==> flow/design.v <==
`timescale 1ns / 1ps
module Backward #( parameter DWIDTH = 8 ) 
(
   input  clk     ,    
   input  rst_n   ,   
   input   [DWIDTH-1 : 0] m_data   ,     
   input                  m_valid  ,     
   output                 m_ready  ,     
   output  [DWIDTH-1 : 0] s_data   ,     
   output                 s_valid  ,     
   input                  s_ready        
) ;
parameter S0  = 1'b0 ;
parameter S1  = 1'b1 ;
reg                state                                     ;        
reg [DWIDTH-1 : 0] data_rg, sparebuff_rg                     ;        
reg                valid_rg, sparebuff_valid_rg, ready_rg    ;        
wire               ready                                     ;        
always @(posedge clk) begin 
   if (!rst_n) begin
      state              <= S0 ;
      data_rg            <= '0   ;     
      sparebuff_rg       <= '0   ;
      valid_rg           <= 1'b0 ;
      sparebuff_valid_rg <= 1'b0 ;
      ready_rg           <= 1'b0 ;
   end
   else begin
      case (state)   
         S0 : begin          
            if (ready) begin
               data_rg            <= m_data  ;  
               valid_rg           <= m_valid ;
               ready_rg           <= 1'b1    ;               
            end
            else begin
               sparebuff_rg       <= m_data  ;
               sparebuff_valid_rg <= m_valid ;
               ready_rg           <= 1'b0    ;
               state           <= S1    ;
            end
         end
         S1 : begin       
            if (ready) begin
               data_rg  <= sparebuff_rg       ;
               valid_rg <= sparebuff_valid_rg ;               
               ready_rg <= 1'b1               ;
               state <= S0                    ;               
            end
         end
      endcase
   end
end
assign ready   = s_ready || ~valid_rg ;
assign m_ready = ready_rg             ;
assign s_data  = data_rg              ;
assign s_valid = valid_rg             ;
endmodule
# ---- Reports on Backward
# What the tools print for Backward, step after step.
# Line numbers count from 1 in the design file above.
# Operators carry their Yosys type and port widths (W data, S select, Z words).
# Not given: --
dict set report design {
  top_module {Backward}
  clock {clk}
  cell_library {sky130hd}
  corner {tt_025C_1v80}
}

# ---- Word level
# Yosys after proc, flatten, opt, wreduce and memory -nomap, before mapping. Memory bits, and registers merged into a memory's read port (data or address), are not among the register bits. Print and check cells are not counted. Equal cells are merged and count once.
dict set report op_classes {
  n_eq 2
  n_mux 10
  logic 3
  reduce_and_logical 3
}
# op count
set ops {}
lappend ops {{$pmux W8 S2} 1}
lappend ops {{$mux W8} 2}
lappend ops {{$mux W1} 5}
lappend ops {{$reduce_and A2 Y1} 2}
lappend ops {{$pmux W1 S2} 2}
lappend ops {{$not A1 Y1} 3}
lappend ops {{$ne A2 B1 Y1 const B} 1}
lappend ops {{$ne A2 B2 Y1 const B} 1}
lappend ops {{$logic_or A1 B1 Y1} 1}
dict set report word_totals {
  regBits 20
  input_bits 12
  output_inout_bits 10
  word_cells 24
}

# ---- Logic depth
# Yosys ltp: most cells in a row. Word level: on the elaborated netlist, between registers, memories and ports. Mapped: between sequential cells and ports; inverters and the memories' decode and read muxes count.
dict set report logic_depth {
  word_depth 4
  ABC_AREA 1
  mapped_depth 6
  depth_no_buf 5
}

# ---- After synthesis
# The flow's flattened synthesis, as Yosys stat reports it; memories are mapped. The netlist is that of the ABC_AREA named above (0 if unset); the other value can give another one.
dict set report synth_totals {
  mapped_cells 139
  synth_area_um2 918.4
  seq_area_um2 400.4
  ffs 20
  buf_cells 6
}
# cell count area_total_um2
set types {}
lappend types {sky130_fd_sc_hd__dfxtp_1 20 400.384}
lappend types {sky130_fd_sc_hd__nand2_1 41 153.898}
lappend types {sky130_fd_sc_hd__nor2_1 31 116.362}
lappend types {sky130_fd_sc_hd__inv_1 20 75.072}
lappend types {sky130_fd_sc_hd__o21ai_0 11 55.053}
lappend types {sky130_fd_sc_hd__buf_6 3 33.782}
lappend types {sky130_fd_sc_hd__nand3_1 5 25.024}
lappend types {sky130_fd_sc_hd__nand3_4 1 17.517}
lappend types {sky130_fd_sc_hd__nor2_4 1 11.261}
lappend types {sky130_fd_sc_hd__buf_2 2 10.01}
lappend types {sky130_fd_sc_hd__buf_4 1 7.507}
lappend types {sky130_fd_sc_hd__inv_2 2 7.507}
lappend types {sky130_fd_sc_hd__a21oi_1 1 5.005}

# ---- Worst setup path after synthesis
# Source: OpenSTA report_checks on the synthesized netlist (no wires, ideal clock, input and output delay 20% of the period each), path of least setup slack; recovery checks are left aside. Register names are those of the netlist, which keeps one name where synthesis merged equal registers.
dict set report synth_timing {
  path_kind {register -> register}
  from {reg valid_rg}
  to {reg sparebuff_rg[2]}
  tclk_ps 1200
  setup_time_ps 110
  t_first_pin_ps 0
  arrival_time_ps 891
  t_required_ps 1090
  setup_slack_ps 200
  path_delay_ps 1001
  stages 7
  n_path_buf 1
  period_less_setup_slack_ps 1000
}
# "path_delay_ps" is the arrival time less input delay plus setup time.
# "stages": output pins that drive a net of the path, with the launching flip-flop's if there is one; two outputs of one cell count as two.
# "period_less_setup_slack_ps" = period - worst setup slack (recovery checks aside). The figure is calculated, with input and output delays left at 20% of the set period.
# The rows between start and end are the longest chain of elaborated cells between them; the timing report does not say that the signal goes this way. Where chains are equally long, one stands for them.
# A line is the first line of the expression or statement that the cell stems from. Yosys adds cells for indexed reads and writes and turns some case tables into memories.
# At most two assigning lines are given for a register; there are more.
dict set report synth_via {
  cell_sequence {sky130_fd_sc_hd__dfxtp_1 > sky130_fd_sc_hd__inv_2 > sky130_fd_sc_hd__nor2_4 > sky130_fd_sc_hd__buf_6 > sky130_fd_sc_hd__nand3_1 > sky130_fd_sc_hd__nand2_1 > sky130_fd_sc_hd__nor2_1}
  elab_chain_cells 4
  cells_between 4
  lines_between 1
  classes_between {logic: 2; reduce/logical: 2}
}
# element line
set synth_rtl {}
lappend synth_rtl {{from (decl)} 17} ;# reg                valid_rg, sparebuff_valid_rg, ready_rg    ;
lappend synth_rtl {{from (assign)} 33} ;# valid_rg           <= m_valid ;
lappend synth_rtl {{from (assign)} 46} ;# valid_rg <= sparebuff_valid_rg ;
lappend synth_rtl {{$not A1 Y1} 54} ;# assign ready   = s_ready || ~valid_rg ;
lappend synth_rtl {{$logic_or A1 B1 Y1} 54}
lappend synth_rtl {{$not A1 Y1} --}
lappend synth_rtl {{$reduce_and A2 Y1} --}
lappend synth_rtl {{to (assign)} 23} ;# sparebuff_rg       <= '0   ;
lappend synth_rtl {{to (assign)} 37} ;# sparebuff_rg       <= m_data  ;
lappend synth_rtl {{to (decl)} 16} ;# reg [DWIDTH-1 : 0] data_rg, sparebuff_rg                     ;

# ---- Timing after layout
# From the final timing report of run 1: the path of least setup slack in the routed layout; clock arrival at registers is part of the times.
# The report prints the path's times to 10 ps; the period is as set.
dict set report layout_timing {
  path_kind {register -> output}
  from {reg data_rg[7]}
  to {out s_data[7]}
  tclk_ps 1300
  output_delay_ps 260
  t_first_pin_ps 260
  arrival_time_ps 870
  t_required_ps 1040
  setup_slack_ps 170
  stages 2
  n_path_buf 1
}
# At most two assigning lines are given for a register; there are more.
dict set report layout_via {
  cell_sequence {sky130_fd_sc_hd__dfxtp_1 > sky130_fd_sc_hd__dlygate4sd2_1}
  elab_chain_cells 0
  cells_between 0
  lines_between 0
}
# element line
set layout_rtl {}
lappend layout_rtl {{from (decl)} 16} ;# reg [DWIDTH-1 : 0] data_rg, sparebuff_rg                     ;
lappend layout_rtl {{from (assign)} 32} ;# data_rg            <= m_data  ;
lappend layout_rtl {{from (assign)} 45} ;# data_rg  <= sparebuff_rg       ;
lappend layout_rtl {{to (decl)} 9} ;# output  [DWIDTH-1 : 0] s_data   ,

Subject: flow runs of Backward

Hi,

Backward through Yosys and OpenROAD on sky130hd: 2 stored runs, unordered, with their settings and measured results. The constraints put input and output delay at 20% of the set period each and load the outputs with 0.01 pF.
"period_less_ws_ps" is the run's clock period less its worst setup slack. It is reckoned from that one timing run; input and output delays stay at 20% of the period that was set.
"worst_path_time_ps": the worst setup path's part of the clock period (all of it between registers, 20% less for each end at a port) less its slack. A launch clock that arrives late makes it longer, a capture clock that arrives late makes it shorter.
"worst_path_time_ps" is given in steps of 10 ps.

[flow] run 1: files
==> flow/run.sh <==
#!/bin/bash
# the make line also repeats the synthesis and layout settings of config.mk as NAME=value (left out here)
make -C /OpenROAD-flow-scripts/flow DESIGN_CONFIG=/design/flow/config.mk WORK_HOME=/design/flow/orfs CLKGATE_MAP_FILE= finish
==> flow/config.mk <==
export PLATFORM = sky130hd
export DESIGN_NAME = Backward
export DESIGN_NICKNAME = Backward
export VERILOG_FILES = /design/flow/design.v
export SDC_FILE = /design/flow/constraint.sdc
export NUM_CORES = 4
export LEC_CHECK = 0
export ABC_AREA = 1
export CAP_MARGIN = 0
export CELL_PAD_IN_SITES_GLOBAL_PLACEMENT = 0
export CORE_ASPECT_RATIO = 1.69
export CORE_MARGIN = 2
export CORE_UTILIZATION = 25
export CTS_CLUSTER_DIAMETER = 369
export GPL_ROUTABILITY_DRIVEN = 1
export HOLD_SLACK_MARGIN = 0.16
export SETUP_SLACK_MARGIN = 0.03
export SLEW_MARGIN = 20
==> flow/constraint.sdc <==
create_clock -name core_clock -period 1.3 [get_ports {clk}]
set_input_delay 0.2600 -clock core_clock [delete_from_list [all_inputs] [get_ports {clk}]]
set_output_delay 0.2600 -clock core_clock [all_outputs]
set_load 0.01 [all_outputs]

[flow] run 1: metrics
[metrics] synth_chip_area_um2 = 918.4
[metrics] dieArea_um2 = 4190.8
[metrics] post_route_stdcell_area_um2 = 1257.5
[metrics] fin_ws_ps = 170
[metrics] period_less_ws_ps = 1130
[metrics] worst_path_time_ps = 870
[metrics] timing.worst_path_kind = register -> output

[flow] run 2: files
==> flow/run.sh <==
#!/bin/bash
# the make line also repeats the synthesis and layout settings of config.mk as NAME=value (left out here)
make -C /OpenROAD-flow-scripts/flow DESIGN_CONFIG=/design/flow/config.mk WORK_HOME=/design/flow/orfs CLKGATE_MAP_FILE= finish
==> flow/config.mk <==
export PLATFORM = sky130hd
export DESIGN_NAME = Backward
export DESIGN_NICKNAME = Backward
export VERILOG_FILES = /design/flow/design.v
export SDC_FILE = /design/flow/constraint.sdc
export NUM_CORES = 4
export LEC_CHECK = 0
export CAP_MARGIN = 5
export CELL_PAD_IN_SITES_DETAIL_PLACEMENT = 2
export CELL_PAD_IN_SITES_GLOBAL_PLACEMENT = 3
export CORE_MARGIN = 4
export CORE_UTILIZATION = 30
export CTS_CLUSTER_SIZE = 95
export MAX_ROUTING_LAYER = met4
export SETUP_SLACK_MARGIN = 0.06
export SLEW_MARGIN = 35
export TNS_END_PERCENT = 70
==> flow/constraint.sdc <==
create_clock -name core_clock -period 0.988 [get_ports {clk}]
set_input_delay 0.1976 -clock core_clock [delete_from_list [all_inputs] [get_ports {clk}]]
set_output_delay 0.1976 -clock core_clock [all_outputs]
set_load 0.01 [all_outputs]

[flow] run 2: metrics
[metrics] synth_chip_area_um2 = 867.1
[metrics] dieArea_um2 = 3814.3
[metrics] post_route_stdcell_area_um2 = 1310.0
[metrics] fin_ws_ps = -20
[metrics] period_less_ws_ps = 1008
[metrics] worst_path_time_ps = 1010
[metrics] timing.worst_path_kind = register -> register

Regards
