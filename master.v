==> flow/design.v <==
module master#( parameter WIDTH = 8)(
	input clk,
	input rst_n,
	input en,
	input ready,
	input [WIDTH-1:0] m_data_in,
	output reg [7:0] addr,
	output reg [WIDTH-1:0] m_data_out,
	output reg valid
);
	always @(posedge clk or negedge rst_n) begin
		if (!rst_n) begin
			m_data_out <= {WIDTH{1'b0}};
		end
		else if (valid & ready) begin
			m_data_out <= m_data_in; 
		end
		else begin
			m_data_out <= m_data_out;
		end
	end
	always @(posedge clk or negedge rst_n) begin
		if (!rst_n) begin
			valid <= 1'b0;
		end
		else begin
			valid <= en;
		end
	end
    always @(posedge clk or negedge rst_n) begin
        if(!rst_n)begin
            addr<=8'b0;
        end
        else begin
			if (addr==8'h30) 
            	addr<=8'b0;
			else if ((addr<8'h30)&(valid & ready) )
				addr<=addr+8'b1;
			else addr<=addr;
		end  
    end	
endmodule
[From RTL to reports: master]
What the tools print for master, step after step.
Line numbers count from 1 in the design file above.
Not given: n/a
Design
  design top: master
  clock: clk
  cell library: sky130hd
  timing corner: tt_025C_1v80

[Elaborated design]
Source: Yosys, flattened and elaborated, memories not mapped. Widths are those after wreduce. Registers that Yosys merges into a memory's read port (data or address) are not register bits. Print and check cells do not count. Equal cells are merged and count once.
Word-level totals
  bits in registers: 17
  input port bits: 12
  output and inout bits: 17
  cells after elaboration: 11
Cells by class
  add/sub/neg operators: 1
  $lt $le $gt $ge: 1
  equality and inequality tests: 1
  muxes and demuxes: 2
  bitwise operators: 2
  reduce/logical cells: 1
Operators with widths (count)
  2-to-1 mux 8 bit: 2
  adder 8 x 1 -> 8 bit with constant B: 1
  < comparator 8 x 6 -> 1 bit with constant B: 1
  == test 8 x 6 -> 1 bit with constant B: 1
  bitwise AND 1 bit: 2
  nonzero test 2 bit: 1

[Depth]
Depth = most cells in a row (Yosys ltp): at word level without a register or memory, in the mapped netlist without a sequential cell, where the memories' decode and read muxes count.
Logic depth
  word-level depth: 4
  ABC_AREA: 0
  gate-level depth with buffers: 5
  depth with buffers taken out: 5

[Mapped cells and area]
The flow's flattened synthesis, as Yosys stat reports it; memories are mapped. The netlist is that of the ABC_AREA named above (0 if unset); the other value can give another one.
Mapped netlist
  cell count: 49
  chip area (Yosys): 693.2 µm²
  area of sequential cells: 425.4 µm²
  mapped flip-flops: 17
  buffers: 2
Cells by type
  sky130_fd_sc_hd__dfrtp_1: count 17, area in all 425.408 µm²
  sky130_fd_sc_hd__mux2_2: count 9, area in all 101.347 µm²
  sky130_fd_sc_hd__ha_1: count 2, area in all 25.024 µm²
  sky130_fd_sc_hd__a2111oi_2: count 1, area in all 15.014 µm²
  sky130_fd_sc_hd__nand4_1: count 2, area in all 12.512 µm²
  sky130_fd_sc_hd__a2111o_1: count 1, area in all 11.261 µm²
  sky130_fd_sc_hd__nand2_1: count 3, area in all 11.261 µm²
  sky130_fd_sc_hd__nand2_4: count 1, area in all 11.261 µm²
  sky130_fd_sc_hd__a32o_1: count 1, area in all 10.01 µm²
  sky130_fd_sc_hd__mux2i_1: count 1, area in all 10.01 µm²
  sky130_fd_sc_hd__nand3_1: count 2, area in all 10.01 µm²
  sky130_fd_sc_hd__xnor2_1: count 1, area in all 8.758 µm²
  sky130_fd_sc_hd__xor2_1: count 1, area in all 8.758 µm²
  sky130_fd_sc_hd__clkbuf_1: count 2, area in all 7.507 µm²
  sky130_fd_sc_hd__inv_1: count 2, area in all 7.507 µm²
  sky130_fd_sc_hd__nor2_2: count 1, area in all 6.256 µm²
  sky130_fd_sc_hd__nor4_1: count 1, area in all 6.256 µm²
  sky130_fd_sc_hd__o21ai_0: count 1, area in all 5.005 µm²

[Worst setup path after synthesis]
Source: OpenSTA report_checks on the synthesized netlist (no wires, ideal clock, input and output delay 20% of the period each), path of least setup slack; recovery checks are left aside. Register names are those of the netlist, which keeps one name where synthesis merged equal registers.
Timing path post-synthesis
  path kind: reg2reg
  start: register valid
  end: register addr[1]
  clock period: 1.49 ns
  library setup time: 0.125 ns
  arrival: 1.358 ns
  slack: 0.008 ns
  path delay: 1.483 ns
  stages on the path: 5
  synthesis period reached: 1.482 ns
"path delay" is the arrival time less input delay plus setup time.
"stages on the path" counts driving pins, that of a launching flip-flop among them; a cell with two outputs on the path counts twice.
"synthesis period reached" = period - worst setup slack (recovery checks aside). The figure is calculated, with input and output delays left at 20% of the set period.
The rows between start and end are the longest chain of elaborated cells between them; the timing report does not say that the signal goes this way. Where chains are equally long, one stands for them.
A line is the first line of the expression or statement that the cell stems from. Yosys adds cells for indexed reads and writes and turns some case tables into memories.
At most two assigning lines are given for a register; there are more.
On the way, post-synthesis
  cells stage by stage: sky130_fd_sc_hd__dfrtp_1 sky130_fd_sc_hd__nand2_4 sky130_fd_sc_hd__a2111o_1 sky130_fd_sc_hd__nand2_1 sky130_fd_sc_hd__mux2_2
  length of the longest elaborated chain: 4
Ends and longest elaborated chain, post-synthesis
  start, declared: RTL line 9  | output reg valid
  start, assigned: RTL line 24  | valid <= 1'b0;
  start, assigned: RTL line 27  | valid <= en;
  bitwise AND 1 bit x2: RTL line 37  | else if ((addr<8'h30)&(valid & ready) )
  2-to-1 mux 8 bit: RTL line 37
  2-to-1 mux 8 bit: RTL line 35  | if (addr==8'h30)
  end, assigned: RTL line 38  | addr<=addr+8'b1;
  end, assigned: RTL line 39  | else addr<=addr;
  end, declared: RTL line 7  | output reg [7:0] addr,

[Timing after layout]
From the final timing report of entry A: the path of least setup slack in the routed layout; clock arrival at registers is part of the times.
Timing path after layout
  path kind: reg2out
  start: register addr[4]
  end: output addr[4]
  clock period: 1.88 ns
  arrival: 1.30 ns
  slack: 0.21 ns
  stages on the path: 2
At most two assigning lines are given for a register; there are more.
On the way, after layout
  cells stage by stage: sky130_fd_sc_hd__dfrtp_1 sky130_fd_sc_hd__clkdlybuf4s50_1
  length of the longest elaborated chain: 0
Ends and longest elaborated chain, after layout
  start, declared: RTL line 7  | output reg [7:0] addr,
  start, assigned: RTL line 38  | addr<=addr+8'b1;
  start, assigned: RTL line 39  | else addr<=addr;
  end, declared: RTL line 7

Subject: master on sky130hd, stored results

Hello all,

Settings and measured results of 2 stored flow runs for module master (sky130hd), not sorted in any way. The constraints put input and output delay at 20% of the set period each and load the outputs with 0.01 pF.
"achieved clock period (ns)" is the run's clock period less its worst setup slack. It is reckoned from that one timing run; input and output delays stay at 20% of the period that was set.
By "worst setup path time (ns)" is meant the share of the clock period that the worst setup path is allowed (20% is reserved at inputs, 20% at outputs), minus its slack. Clock arrival times at its registers enter into it.
By "finish__power__total" is meant OpenSTA's value without simulated activity: inputs other than the clock are taken to toggle once in ten clock periods, and the tool carries that through the logic.

Flow files of entry A
==> flow/run.sh <==
#!/bin/bash
# the make line also repeats the synthesis and layout settings of config.mk as NAME=value (left out here)
make -C /OpenROAD-flow-scripts/flow DESIGN_CONFIG=/design/flow/config.mk WORK_HOME=/design/flow/orfs CLKGATE_MAP_FILE= finish
==> flow/config.mk <==
export PLATFORM = sky130hd
export DESIGN_NAME = master
export DESIGN_NICKNAME = master
export VERILOG_FILES = /design/flow/design.v
export SDC_FILE = /design/flow/constraint.sdc
export NUM_CORES = 4
export LEC_CHECK = 0
export ABC_AREA = 0
export CAP_MARGIN = 20
export CORE_ASPECT_RATIO = 0.53
export CORE_MARGIN = 2
export CORE_UTILIZATION = 15
export CTS_CLUSTER_DIAMETER = 71
export GPL_TIMING_DRIVEN = 1
export HOLD_SLACK_MARGIN = 0.15
export MIN_ROUTING_LAYER = met1
export PLACE_DENSITY = 0.44
export SETUP_SLACK_MARGIN = -0.01
export SLEW_MARGIN = 20
==> flow/constraint.sdc <==
create_clock -name core_clock -period 1.88 [get_ports {clk}]
set_input_delay 0.3760 -clock core_clock [delete_from_list [all_inputs] [get_ports {clk}]]
set_output_delay 0.3760 -clock core_clock [all_outputs]
set_load 0.01 [all_outputs]

report of entry A
yosys chip area after synthesis (um^2): 693.2
finish__design__die__area: 5208.6
finish__design__instance__area__stdcell: 1108.6
finish__design__instance__utilization: 0.2580
finish__timing__setup__ws: 0.209
finish__timing__setup__tns: 0.000
finish__timing__hold__ws: 0.450
finish__power__total: 1.270e-03
achieved clock period (ns): 1.671
worst setup path time (ns): 1.30
worst setup path kind: reg2out

Flow files of entry B
==> flow/run.sh <==
#!/bin/bash
# the make line also repeats the synthesis and layout settings of config.mk as NAME=value (left out here)
make -C /OpenROAD-flow-scripts/flow DESIGN_CONFIG=/design/flow/config.mk WORK_HOME=/design/flow/orfs CLKGATE_MAP_FILE= finish
==> flow/config.mk <==
export PLATFORM = sky130hd
export DESIGN_NAME = master
export DESIGN_NICKNAME = master
export VERILOG_FILES = /design/flow/design.v
export SDC_FILE = /design/flow/constraint.sdc
export NUM_CORES = 4
export LEC_CHECK = 0
export CAP_MARGIN = 20
export CORE_MARGIN = 2
export CORE_UTILIZATION = 68
export CTS_CLUSTER_DIAMETER = 83
export GPL_ROUTABILITY_DRIVEN = 1
export GPL_TIMING_DRIVEN = 1
export MIN_ROUTING_LAYER = met1
export SETUP_SLACK_MARGIN = -0.0
export SLEW_MARGIN = 20
==> flow/constraint.sdc <==
create_clock -name core_clock -period 0.912 [get_ports {clk}]
set_input_delay 0.1824 -clock core_clock [delete_from_list [all_inputs] [get_ports {clk}]]
set_output_delay 0.1824 -clock core_clock [all_outputs]
set_load 0.01 [all_outputs]

report of entry B: did not finish, place, GPL-0301

Thanks
